==> flow/design.v <==
module FIFO #(parameter B = 4,
                        W = 2)
(
        input   logic               clk, reset,
        input   logic               rd, wr,
        input   logic [B-1:0]       w_data,
        output  logic               empty, full,
        output  logic [B-1:0]       r_data
    );
    logic [B-1:0] array_reg [1 << W]; 
    logic [W-1:0] w_ptr, r_ptr, w_next_ptr, r_next_ptr;
    logic         array_empty, array_empty_next, array_full, array_full_next;
    logic         wr_en;
    assign wr_en = wr & (~array_full | rd);
    assign r_data = array_reg[r_ptr];
    assign full = array_full;
    assign empty = array_empty;
    always_ff @(posedge clk, posedge reset) begin
        if (reset) begin
            w_ptr <= '0;
            r_ptr <= '0;
            array_empty <= 1'b1;
            array_full <= 1'b0;
        end
        else begin
            w_ptr <= w_next_ptr;
            r_ptr <= r_next_ptr;
            array_empty <= array_empty_next;
            array_full <= array_full_next;
        end
    end
    always_ff @(posedge clk, posedge reset) begin
        if (reset) begin
            for (int i = 0; i < (1 << W); i++) begin
                array_reg[i] <= '0;    
            end
        end
        else if (wr_en) begin
            array_reg[w_ptr] <= w_data;
        end
    end
    always_comb begin
        array_empty_next = array_empty;
        array_full_next = array_full;
        w_next_ptr = w_ptr;
        r_next_ptr = r_ptr;
        case ({wr, rd})
            2'b01: begin
                if (~array_empty) begin
                    r_next_ptr = r_ptr + 1;
                    array_full_next = 1'b0;
                    if (w_ptr == r_next_ptr) array_empty_next = 1'b1;
                end
            end
            2'b10:  begin
            if (~array_full) begin
                    w_next_ptr = w_ptr + 1;
                    array_empty_next = 1'b0;
                    if (w_next_ptr == r_ptr) begin
                        array_full_next = 1'b1; 
                    end
                end
            end
            2'b11: begin
            if (~empty) r_next_ptr = r_ptr + 1;  
            w_next_ptr = w_ptr + 1;              
            end
        endcase
   end
endmodule
Tool chain data of FIFO. What the tools print for FIFO, step after step. Line numbers count from 1 in the design file above. Library cell names are shortened. A cell with -- has no value.

Design top: FIFO. Clock input: clk. Cell library: sky130hd. Corner: tt_025C_1v80.

After elaboration. Counts by Yosys on the flattened word-level netlist (proc, flatten, opt, wreduce). Print and check cells are left out.

For output and inout port bits the number is 6. For bits of input ports the number is 8. The figure for flip-flop bits (word level) is 22. The figure for word-level cells is 54.

The figure for add/sub/neg operators is 2. Under equal/unequal tests stands 14. The entry for bitwise logic cells reads 3. Reductions and logical operators: 14. For multiplexer cells the number is 13.

Operator list (number): 2-bit AND reduction (8); 4-bit parallel mux with 4-bit select (1); 2-bit equality test with constant B (6); 2-bit by 1-bit equality test with 1-bit output with constant B (3); 2-bit != test with constant B (3); 2-bit nonzero test (3); 2-bit 2-to-1 mux (3); 1-bit 2-to-1 mux (6); 2-bit by 1-bit adder with 2-bit output with constant B (2); 2-bit equality test (2); 2-bit logical NOT (2); 2-bit parallel mux with 2-bit select (1); 1-bit parallel mux with 2-bit select (2); 2-bit OR reduction (1); 1-bit AND (1); 1-bit bitwise OR (1); 1-bit NOT (1).

Depth. Longest topological path by Yosys (ltp), each cell counted once; first at word level (registers and memories cut), then after technology mapping (sequential cells cut; the memories' decode and read muxes count).

Under depth after elaboration stands 5. The figure for ABC_AREA is 0. Under depth in mapped cells stands 5. The figure for mapped depth without buffers is 5.

Synthesis result. Yosys stat after the flow's synthesis: flattened, memories mapped to cells. It holds for the ABC_AREA given above (unset counts as 0); a run with the other value may have another netlist. Totals and module areas in this step are rounded.

The entry for buffer cells reads 5. The figure for area of sequential cells is 551.8 um^2. Under flip-flop cells stands 22. Under mapped cells stands 90. The entry for mapped area reads 1231 um^2.

Cell types: dfrtp_1 (number 21, area in all 525.504 um^2); mux2_4 (number 16, area in all 240.23 um^2); ha_1 (number 8, area in all 100.096 um^2); and3_4 (number 4, area in all 45.043 um^2); buf_6 (number 4, area in all 45.043 um^2); a222oi_1 (number 4, area in all 40.038 um^2); mux2i_1 (number 4, area in all 40.038 um^2); xnor2_1 (number 4, area in all 35.034 um^2); inv_1 (number 9, area in all 33.782 um^2); dfstp_2 (number 1, area in all 26.275 um^2); o21ai_0 (number 4, area in all 20.019 um^2); nand2b_4 (number 1, area in all 13.763 um^2); mux2_2 (number 1, area in all 11.261 um^2); xor2_1 (number 1, area in all 8.758 um^2); nand2_1 (number 2, area in all 7.507 um^2); nand3b_1 (number 1, area in all 7.507 um^2); o31ai_1 (number 1, area in all 7.507 um^2); or2b_1 (number 1, area in all 7.507 um^2).

Other cell types: 3; their cells: 3.

Worst setup path after synthesis. Source: OpenSTA report_checks on the synthesized netlist (no wires, ideal clock, input and output delay 20% of the period each), path of least setup slack; recovery checks are left aside. Register names are those of the netlist, which keeps one name where synthesis merged equal registers.

Kind: flip-flop to output port. Start point: register r_ptr[0]. End point: output port r_data[0]. The figure for slack is 38 ps. For period the number is 1510 ps. For path buffers the number is 0. The entry for output delay reads 302 ps. The entry for path delay reads 1170 ps. The entry for required time reads 1208 ps. Under data arrival time stands 1170 ps. Time at the first pin: 0 ps. Under stages stands 5. For synthesis period reached the number is 1472 ps.

"path delay" is the arrival time less input delay plus setup time. A path that ends at an output port has no setup time. "stages": output pins that drive a net of the path, with the launching flip-flop's if there is one; two outputs of one cell count as two. "synthesis period reached" = period - worst setup slack (recovery checks aside). The figure is calculated, with input and output delays left at 20% of the set period. The rows between start and end are the longest chain of elaborated cells between them; the timing report does not say that the signal goes this way. Where chains are equally long, one stands for them. Each line given opens the expression or statement behind the cell; cells for indexed reads and writes are added by Yosys, which also makes memories of some case tables.

Path through: dfrtp_1 inv_1 ha_1 a222oi_1 mux2i_1. The figure for length of the longest elaborated chain is 2. Elaborated cells on any way between the ends: 5. For source lines of those cells the number is 1. Those cells by class: eq/ne: 3; mux: 1; reduce/logical: 1.

Ends and longest elaborated chain, post-synthesis: start, declared (RTL line 11) `logic [W-1:0] w_ptr, r_ptr, w_next_ptr, r_next_ptr;`; start, assigned (RTL line 21) `r_ptr <= '0;`; start, assigned (RTL line 27) `r_ptr <= r_next_ptr;`; 2-bit equality test (RTL line 15) `assign r_data = array_reg[r_ptr];`; 4-bit parallel mux with 4-bit select (RTL line 15); end, declared (RTL line 8) `output  logic [B-1:0]       r_data`.

Path in the finished layout. From the final timing report of flow run A: the path of least setup slack in the routed layout; clock arrival at registers is part of the times. The path's times are printed in steps of 10 ps; the period is the one set.

Kind: flip-flop to output port. Start point: register r_ptr[0]. End point: output port r_data[2]. Time at the first pin: 260 ps. The figure for slack is -440 ps. For path buffers the number is 1. Under data arrival time stands 1570 ps. The entry for required time reads 1130 ps. The entry for output delay reads 280 ps. Under stages stands 6. For period the number is 1410 ps.

The rows between start and end are the longest chain of elaborated cells between them; the timing report does not say that the signal goes this way. Where chains are equally long, one stands for them.

Path through: dfrtp_2 inv_2 ha_4 a222oi_1 mux2i_2 buf_2. The figure for length of the longest elaborated chain is 2. Elaborated cells on any way between the ends: 5. For source lines of those cells the number is 1. Those cells by class: eq/ne: 3; mux: 1; reduce/logical: 1.

Ends and longest elaborated chain, after layout: start, declared (RTL line 11) `logic [W-1:0] w_ptr, r_ptr, w_next_ptr, r_next_ptr;`; start, assigned (RTL line 21) `r_ptr <= '0;`; start, assigned (RTL line 27) `r_ptr <= r_next_ptr;`; 2-bit equality test (RTL line 15) `assign r_data = array_reg[r_ptr];`; 4-bit parallel mux with 4-bit select (RTL line 15); end, declared (RTL line 8) `output  logic [B-1:0]       r_data`.

FLOW RESULTS
============

FIFO through Yosys and OpenROAD on sky130hd: 2 stored runs, unordered, with their settings and measured results. The constraints put input and output delay at 20% of the set period each and load the outputs with 0.01 pF. By "period achieved" is meant the clock period of the run minus its worst setup slack. This is arithmetic on one report: input and output delays are still those of the set period (20% each). "power consumption" rests on the timing tool's default activity at the inputs, not on a simulated workload. The measured numbers are rounded.

Flow run A has these settings: period_ns 1.41; CORE_UTILIZATION 47; PLACE_DENSITY 0.65; CORE_ASPECT_RATIO 0.56; CTS_CLUSTER_DIAMETER 254; CAP_MARGIN 15; MIN_ROUTING_LAYER met1; CORE_MARGIN 2; SLEW_MARGIN 20. The area of the synthesized netlist stands at 1231 um^2. The full die area is 3062 um^2. The standard-cell area after layout stands at 1603 um^2. The worst setup slack after layout is -444 ps. The post-route setup TNS reads -1718 ps. The power consumption reads 3.813 mW. The period achieved comes to 1854 ps.

Flow run B has these settings: period_ns 1.14; CORE_UTILIZATION 54; SETUP_SLACK_MARGIN 0.2; PLACE_DENSITY_LB_ADDON 0.08; CORE_ASPECT_RATIO 0.62; CELL_PAD_IN_SITES_GLOBAL_PLACEMENT 2; TNS_END_PERCENT 15; ABC_AREA 0; GPL_TIMING_DRIVEN 1; GPL_ROUTABILITY_DRIVEN 1; CAP_MARGIN 35; CORE_MARGIN 2; SLEW_MARGIN 20. The area of the synthesized netlist stands at 1231 um^2. The full die area is 2689 um^2. The standard-cell area after layout stands at 1634 um^2. The worst setup slack after layout is -712 ps. The post-route setup TNS reads -5870 ps. The power consumption reads 4.885 mW. The period achieved comes to 1852 ps.
