==> flow/design.v <==
module square_wave_gen
    #(parameter N = 4)
    (
    input wire clk, reset,
    input wire[N-1:0] m, n,
    output wire q,
    output wire[N+2:0] c
    );
    reg q_curr, q_next;
    reg[N+2:0] counter, counter_next;
    always @(posedge clk, posedge reset)
        begin
            if (reset)
                q_curr <= 0;
            else
                q_curr <= q_next;
        end
    always @(posedge clk, posedge reset)
        begin
            if (reset)
                counter <= 0;
            else
                counter <= counter_next;
        end
    always @*
        begin
            q_next = q_curr;
            counter_next = counter;
            if (q_curr)
                begin
                    if (counter >= m * 5 - 1) 
                        begin
                            q_next = 1'b0;
                            counter_next = 0;
                        end
                    else
                        counter_next = counter + 1;
                end
            else
                begin
                    if (counter >= n * 5 - 1)
                        begin
                            q_next = 1'b1;
                            counter_next = 0;
                        end
                     else
                        counter_next = counter + 1;
                end
        end
    assign q = q_curr;
    assign c = counter;
endmodule
### Step by step through the tools: square_wave_gen

What the tools print for square_wave_gen, step after step.
Lines are those of the file above, counted from 1.
Operators: Yosys type, input widths -> output width; for muxes data width and select width s.
Cell names lack the library's common part.
Not given: -

| inputs | value |
|---|---|
| top module | square_wave_gen |
| clock input | clk |
| standard-cell library | sky130hd |
| timing corner | tt_025C_1v80 |

### Word level

Counts by Yosys on the flattened word-level netlist (proc, flatten, opt, wreduce; memories kept). Register bits leave out memories and registers merged into their read ports (data or address); mux counts leave out enables and synchronous resets folded into registers. Print and check cells are left out. Cells with the same type and inputs are merged into one.

| bit counts | value |
|---|---|
| register bits after elaboration | 8 |
| memory bits (writable) | 0 |
| input bits | 10 |
| memories | 0 |
| word width x clocked read ports | 0 |
| latch bits | 0 |
| ROM bits | 0 |

| cells by class | value |
|---|---|
| $add $sub $neg | 3 |
| multiply operators | 2 |
| eq/ne operators | 0 |
| bitwise logic cells | 0 |
| divide/modulo/power cells | 0 |
| shift operators | 0 |
| magnitude comparators | 2 |
| reductions and logical operators | 0 |
| muxes and demuxes | 6 |

Operators with widths:

| kind | count |
|---|---|
| $ge 7x32->1 | 2 |
| $mul 4x3->7 const B | 2 |
| $mux 7 | 3 |
| $sub 7x1->8 const B | 2 |
| $add 7x1->7 const B | 1 |
| $mux 1 | 3 |

### Depth

Yosys ltp: most cells in a row. Word level: on the elaborated netlist, between registers, memories and ports. Mapped: between sequential cells and ports; inverters and the memories' decode and read muxes count.

| logic depth | value |
|---|---|
| depth after elaboration | 5 |
| ABC_AREA | 0 |
| depth in mapped cells | 14 |
| depth with buffers taken out | 14 |

### Mapped cells and area

Source: synth_stat.txt of the flow (Yosys; design flattened, memories mapped). It holds for the ABC_AREA given above (unset counts as 0); a run with the other value may have another netlist.
Totals and module areas in this step are rounded.

Cells by type:

| cell | count |
|---|---|
| ha_1 | 33 |
| dfrtp_1 | 8 |
| fa_1 | 4 |
| inv_1 | 20 |
| xor2_1 | 6 |
| xnor2_1 | 5 |
| a21oi_1 | 8 |
| o21a_1 | 4 |
| o21ai_0 | 6 |
| nor2b_1 | 4 |
| nor3_1 | 5 |
| nor3b_2 | 2 |
| nor4b_4 | 1 |
| a21o_1 | 3 |
| nand3_1 | 4 |
| nand2b_1 | 3 |
| a311oi_2 | 1 |
| nand2_1 | 4 |

Not listed: further types 16, cells in them 21.

| mapped netlist | value |
|---|---|
| sequential part of the area | 0.0002 mm2 |
| mapped cells | 142 |
| mapped area | 0.00132 mm2 |
| mapped flip-flops | 8 |
| buffers | 0 |

### Timing after synthesis

OpenSTA on the mapped netlist: ideal clock, no wires. The path of least setup slack (recovery checks aside). Input and output delay are each 20% of the period. Register names are those of the netlist, which keeps one name where synthesis merged equal registers.

| timing after synthesis | value |
|---|---|
| path kind | input to register |
| start | in m[1] |
| end | reg counter[6] |
| data required time | 3663 ps |
| delay of the path | 2716 ps |
| path buffers | 0 |
| stages on the path | 13 |
| setup slack | 284 ps |
| arrival | 3379 ps |
| launch time at the first pin | 750 ps |
| setup time | 87 ps |
| period | 3750 ps |
| synthesis period reached | 3466 ps |

"delay of the path" is the arrival time less input delay plus setup time.
"stages on the path" counts driving pins, that of a launching flip-flop among them; a cell with two outputs on the path counts twice.
"synthesis period reached" = period - worst setup slack (recovery checks aside). The figure is calculated, with input and output delays left at 20% of the set period.
The rows between start and end are the longest chain of elaborated cells between them; the timing report does not say that the signal goes this way. Where chains are equally long, one stands for them.
A line is the first line of the expression or statement that the cell stems from. Yosys adds cells for indexed reads and writes and turns some case tables into memories.

| on the way, after synthesis | value |
|---|---|
| cell sequence | inv_1 > fa_1 > ha_1 > a21oi_1 > o21bai_1 > a21oi_1 > xor2_1 > ha_1 > and3_1 > a221o_1 > a31oi_1 > nor3b_2 > a211oi_2 |
| cells in the longest elaborated chain | 5 |

RTL lines, path after synthesis:

| item | line | source |
|---|---|---|
| start, declared | 5 | `input wire[N-1:0] m, n,` |
| $mul 4x3->7 | 31 | `if (counter >= m * 5 - 1)` |
| $sub 7x1->8 | 31 |  |
| $ge 7x32->1 | 31 |  |
| $mux 7 | 31 |  |
| $mux 7 | 29 | `if (q_curr)` |
| end, assigned | 21 | `counter <= 0;` |
| end, assigned | 23 | `counter <= counter_next;` |
| end, declared | 10 | `reg[N+2:0] counter, counter_next;` |

### Path in the finished layout

From the final timing report of record 2: the path of least setup slack in the routed layout; clock arrival at registers is part of the times.
The path's times are printed in steps of 10 ps; the period is the one set.

| timing post-layout | value |
|---|---|
| path kind | input to register |
| start | in m[2] |
| end | reg counter[4] |
| setup time | 80 ps |
| arrival | 3790 ps |
| data required time | 4440 ps |
| period | 4270 ps |
| path buffers | 1 |
| setup slack | 640 ps |
| stages on the path | 14 |
| launch time at the first pin | 850 ps |

The rows between start and end are the longest chain of elaborated cells between them; the timing report does not say that the signal goes this way. Where chains are equally long, one stands for them.

| on the way, post-layout | value |
|---|---|
| cell sequence | dlygate4sd2_1 > ha_4 > ha_1 > a21o_1 > a21oi_2 > o21bai_1 > a21oi_1 > xor2_1 > ha_1 > and3_2 > a221o_1 > a31oi_4 > nor3b_4 > nor3_1 |
| cells in the longest elaborated chain | 5 |

RTL lines, path post-layout:

| item | line | source |
|---|---|---|
| start, declared | 5 | `input wire[N-1:0] m, n,` |
| $mul 4x3->7 | 31 | `if (counter >= m * 5 - 1)` |
| $sub 7x1->8 | 31 |  |
| $ge 7x32->1 | 31 |  |
| $mux 7 | 31 |  |
| $mux 7 | 29 | `if (q_curr)` |
| end, assigned | 21 | `counter <= 0;` |
| end, assigned | 23 | `counter <= counter_next;` |
| end, declared | 10 | `reg[N+2:0] counter, counter_next;` |

Data sheet: physical implementation of square_wave_gen

Measured data: module square_wave_gen, platform sky130hd, 2 stored runs of the flow under differing settings, order arbitrary. Input and output delays are each 20% of the period that was set; the output load is 0.01 pF.
"period achieved" = clock period - worst setup slack. The figure is calculated, with input and output delays left at 20% of the set period.
"allowed time less slack (worst setup path)" = time allowed to the worst setup path (clock period - input delay - output delay, where it has them) - its slack; a late launch clock adds to it, a late capture clock takes from it.
"total power of the final layout": no workload was simulated; the value follows from the tool's default switching activity.
"allowed time less slack (worst setup path)" is known to 10 ps.
Results are given in rounded form.

## Record 1

==> flow/run.sh <==
#!/bin/bash
# the make line also repeats the synthesis and layout settings of config.mk as NAME=value (left out here)
make -C /OpenROAD-flow-scripts/flow DESIGN_CONFIG=/design/flow/config.mk WORK_HOME=/design/flow/orfs CLKGATE_MAP_FILE= finish
==> flow/config.mk <==
export PLATFORM = sky130hd
export DESIGN_NAME = square_wave_gen
export DESIGN_NICKNAME = square_wave_gen
export VERILOG_FILES = /design/flow/design.v
export SDC_FILE = /design/flow/constraint.sdc
export NUM_CORES = 4
export LEC_CHECK = 0
export CAP_MARGIN = 20
export CELL_PAD_IN_SITES_DETAIL_PLACEMENT = 1
export CELL_PAD_IN_SITES_GLOBAL_PLACEMENT = 1
export CORE_ASPECT_RATIO = 1.03
export CORE_MARGIN = 2
export CORE_UTILIZATION = 66
export GPL_TIMING_DRIVEN = 0
export MIN_ROUTING_LAYER = met2
export PLACE_DENSITY = 0.9
export SETUP_SLACK_MARGIN = 0.69
export SLEW_MARGIN = 20
export TNS_END_PERCENT = 25
==> flow/constraint.sdc <==
create_clock -name core_clock -period 6.36 [get_ports {clk}]
set_input_delay 1.2720 -clock core_clock [delete_from_list [all_inputs] [get_ports {clk}]]
set_output_delay 1.2720 -clock core_clock [all_outputs]
set_load 0.01 [all_outputs]

Record 1: stopped before the end: placement reported GPL-0301

## Record 2

==> flow/run.sh <==
#!/bin/bash
# the make line also repeats the synthesis and layout settings of config.mk as NAME=value (left out here)
make -C /OpenROAD-flow-scripts/flow DESIGN_CONFIG=/design/flow/config.mk WORK_HOME=/design/flow/orfs CLKGATE_MAP_FILE= finish
==> flow/config.mk <==
export PLATFORM = sky130hd
export DESIGN_NAME = square_wave_gen
export DESIGN_NICKNAME = square_wave_gen
export VERILOG_FILES = /design/flow/design.v
export SDC_FILE = /design/flow/constraint.sdc
export NUM_CORES = 4
export LEC_CHECK = 0
export CAP_MARGIN = 5
export CORE_MARGIN = 2
export CORE_UTILIZATION = 41
export CTS_CLUSTER_DIAMETER = 229
export GPL_TIMING_DRIVEN = 0
export MAX_ROUTING_LAYER = met5
export MIN_ROUTING_LAYER = met1
export SETUP_SLACK_MARGIN = 0.49
export SLEW_MARGIN = 20
==> flow/constraint.sdc <==
create_clock -name core_clock -period 4.27 [get_ports {clk}]
set_input_delay 0.8540 -clock core_clock [delete_from_list [all_inputs] [get_ports {clk}]]
set_output_delay 0.8540 -clock core_clock [all_outputs]
set_load 0.01 [all_outputs]

| result of record 2 | value |
|---|---|
| overall die area | 0.0037 mm2 |
| lowest hold slack | 547 ps |
| total power of the final layout | 0.000775 W |
| worst setup slack after layout | 643 ps |
| final design utilization | 56.2 % |
| period achieved | 3627 ps |
| synthesized cell area | 0.00132 mm2 |
| standard-cell area of the final layout | 0.00172 mm2 |
| allowed time less slack (worst setup path) | 2770 ps |
| type of the worst setup path | input to register |
| setup TNS | 0 ps |
